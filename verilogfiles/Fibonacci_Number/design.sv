==> flow/design.v <==
module fibo(input clk,
            input rst,
            output  [7:0] out);
  wire [7:0] sum_out;
  reg [7:0] Fn_1, Fn_2;
  assign out = Fn_2;
  assign sum_out = Fn_1 + Fn_2;
  always @ (posedge clk)
    begin
      if(rst)
        begin
          Fn_1 <= 1;
          Fn_2 <= 0;
        end
      else
        begin
    	  Fn_1 <= sum_out;
          Fn_2 <= Fn_1;
        end
    end
endmodule
## Tool chain data of fibo

The steps from the RTL of fibo to its reports follow in flow order.
Lines are those of the file above, counted from 1.
Library cell names are shortened.
Not given: -

- Design top: fibo
- Clock input: clk
- Standard-cell library: sky130hd
- Timing corner: tt_025C_1v80

## After elaboration

Source: Yosys, flattened and elaborated, memories not mapped. Widths are those after wreduce; folded enables and synchronous resets count as part of the registers. Registers that Yosys merges into a memory's read port (data or address) are not register bits. Print and check cells do not count. Equal cells are merged and count once.

- $add $sub $neg: 1

Operators with widths:

| operator | number |
|---|---|
| adder 8 bit | 1 |

- Register bits: 16
- Bits of input ports: 2
- Output and inout port bits: 8
- Elaborated cells: 3

## Logic depth

Yosys ltp: most cells in a row. Word level: on the elaborated netlist, between registers, memories and ports. Mapped: between sequential cells and ports; inverters and the memories' decode and read muxes count.

- Word-level depth: 1
- ABC_AREA: 0
- Gate-level depth with buffers: 7
- Gate-level depth less buffers: 7

## Netlist

Yosys stat after the flow's synthesis: flattened, memories mapped to cells. It holds for the ABC_AREA given above (unset counts as 0); a run with the other value may have another netlist.

Cell types:

| type | number | total area (µm²) |
|---|---|---|
| dfxtp_1 | 16 | 320.307 |
| ha_1 | 7 | 87.584 |
| nor2b_1 | 9 | 56.304 |
| nor3_1 | 6 | 30.029 |
| fa_1 | 1 | 20.019 |
| or3b_2 | 2 | 17.517 |
| a21o_1 | 2 | 15.014 |
| a21oi_1 | 3 | 15.014 |
| nor2_1 | 4 | 15.014 |
| o21a_1 | 2 | 15.014 |
| a211oi_2 | 1 | 12.512 |
| o211ai_2 | 1 | 12.512 |
| inv_1 | 3 | 11.261 |
| o211a_1 | 1 | 10.01 |
| o21ai_0 | 2 | 10.01 |
| o21ai_1 | 2 | 10.01 |
| o31a_2 | 1 | 10.01 |
| o31a_1 | 1 | 8.758 |

Other cell types: 10; their cells: 11.

- Cells in the netlist: 75
- Mapped area: 743.2 µm²
- Sequential area: 320.3 µm²
- Flip-flop cells: 16
- Buffer cells: 2

## Worst setup path after synthesis

OpenSTA on the mapped netlist: ideal clock, no wires. The path of least setup slack (recovery checks aside). Input and output delay are each 20% of the period. Register names are those of the netlist, which keeps one name where synthesis merged equal registers.

- Path type: register to register
- Start point: reg Fn_2[0]
- End point: reg Fn_1[6]
- Period: 1.58 ns
- Setup time: 0.131 ns
- Time at the first pin: 0.000 ns
- Data arrival time: 1.487 ns
- Required time: 1.449 ns
- Slack: -0.038 ns
- Path delay: 1.618 ns
- Stages: 8
- Path buffers: 0
- Synthesis period reached: 1.618 ns

"path delay" = arrival - input delay + setup time.
"stages": output pins that drive a net of the path, with the launching flip-flop's if there is one; two outputs of one cell count as two.
"synthesis period reached" = period - worst setup slack (recovery checks aside). The figure is calculated, with input and output delays left at 20% of the set period.
The rows between start and end are the longest chain of elaborated cells between them; the timing report does not say that the signal goes this way. Where chains are equally long, one stands for them.
A line is the first line of the expression or statement that the cell stems from. Yosys adds cells for indexed reads and writes and turns some case tables into memories.

- Path through: dfxtp_1 ha_1 inv_1 fa_1 nor2b_1 o31a_2 o21ai_1 nor3b_1
- Cells in the longest elaborated chain: 1
- Elaborated cells on any way between the ends: 1
- RTL lines with such cells: 1
- Those cells by class: add/sub: 1

RTL lines, path post-synthesis:

| element | RTL line | RTL |
|---|---|---|
| start: declaration | 5 | `reg [7:0] Fn_1, Fn_2;` |
| start: assignment | 13 | `Fn_2 <= 0;` |
| start: assignment | 18 | `Fn_2 <= Fn_1;` |
| adder 8 bit | 7 | `assign sum_out = Fn_1 + Fn_2;` |
| end: assignment | 12 | `Fn_1 <= 1;` |
| end: assignment | 17 | `Fn_1 <= sum_out;` |
| end: declaration | 5 |  |

## Timing after layout

From the final timing report of record 1: the path of least setup slack in the routed layout; clock arrival at registers is part of the times.

- Path type: register to register
- Start point: reg Fn_2[1]
- End point: reg Fn_1[5]
- Period: 1.78 ns
- Setup time: 0.06 ns
- Time at the first pin: 0.28 ns
- Data arrival time: 1.82 ns
- Required time: 1.99 ns
- Slack: 0.17 ns
- Stages: 6
- Path buffers: 0

The rows between start and end are the longest chain of elaborated cells between them; the timing report does not say that the signal goes this way. Where chains are equally long, one stands for them.

- Path through: dfxtp_1 ha_1 a211oi_2 nor2_1 or4_1 o211ai_2
- Cells in the longest elaborated chain: 1
- Elaborated cells on any way between the ends: 1
- RTL lines with such cells: 1
- Those cells by class: add/sub: 1

RTL lines, path after layout:

| element | RTL line | RTL |
|---|---|---|
| start: declaration | 5 | `reg [7:0] Fn_1, Fn_2;` |
| start: assignment | 13 | `Fn_2 <= 0;` |
| start: assignment | 18 | `Fn_2 <= Fn_1;` |
| adder 8 bit | 7 | `assign sum_out = Fn_1 + Fn_2;` |
| end: assignment | 12 | `Fn_1 <= 1;` |
| end: assignment | 17 | `Fn_1 <= sum_out;` |
| end: declaration | 5 |  |

Data sheet: physical implementation of fibo

Design fibo on sky130hd. What follows are 2 stored runs of the flow, each under its own settings; their order means nothing. The constraints put input and output delay at 20% of the set period each and load the outputs with 0.01 pF.
"overall power" rests on the timing tool's default activity at the inputs, not on a simulated workload.

### Record 1

Settings: `period_ns=1.78`, `SETUP_SLACK_MARGIN=0.08`, `CAP_MARGIN=20`, `CORE_MARGIN=2`, `CORE_UTILIZATION=40`, `SLEW_MARGIN=20`

- Chip area in the Yosys report: 743.2 µm²
- Total die area: 2218.9 µm²
- Utilization in the final report: 0.514
- Worst setup slack after layout: 0.174 ns
- Post-route worst hold slack: 0.474 ns
- Overall power: 1.074 mW

### Record 2

Settings: `period_ns=3.18`, `CORE_UTILIZATION=23`, `SETUP_SLACK_MARGIN=0.64`, `PLACE_DENSITY_LB_ADDON=0.2`, `CELL_PAD_IN_SITES_GLOBAL_PLACEMENT=3`, `GPL_ROUTABILITY_DRIVEN=0`, `CTS_CLUSTER_SIZE=42`, `SLEW_MARGIN=15`, `CAP_MARGIN=20`, `CORE_MARGIN=2`

- Chip area in the Yosys report: 743.2 µm²
- Total die area: 3702.1 µm²
- Utilization in the final report: 0.298
- Worst setup slack after layout: 1.361 ns
- Post-route worst hold slack: 0.472 ns
- Overall power: 0.5942 mW
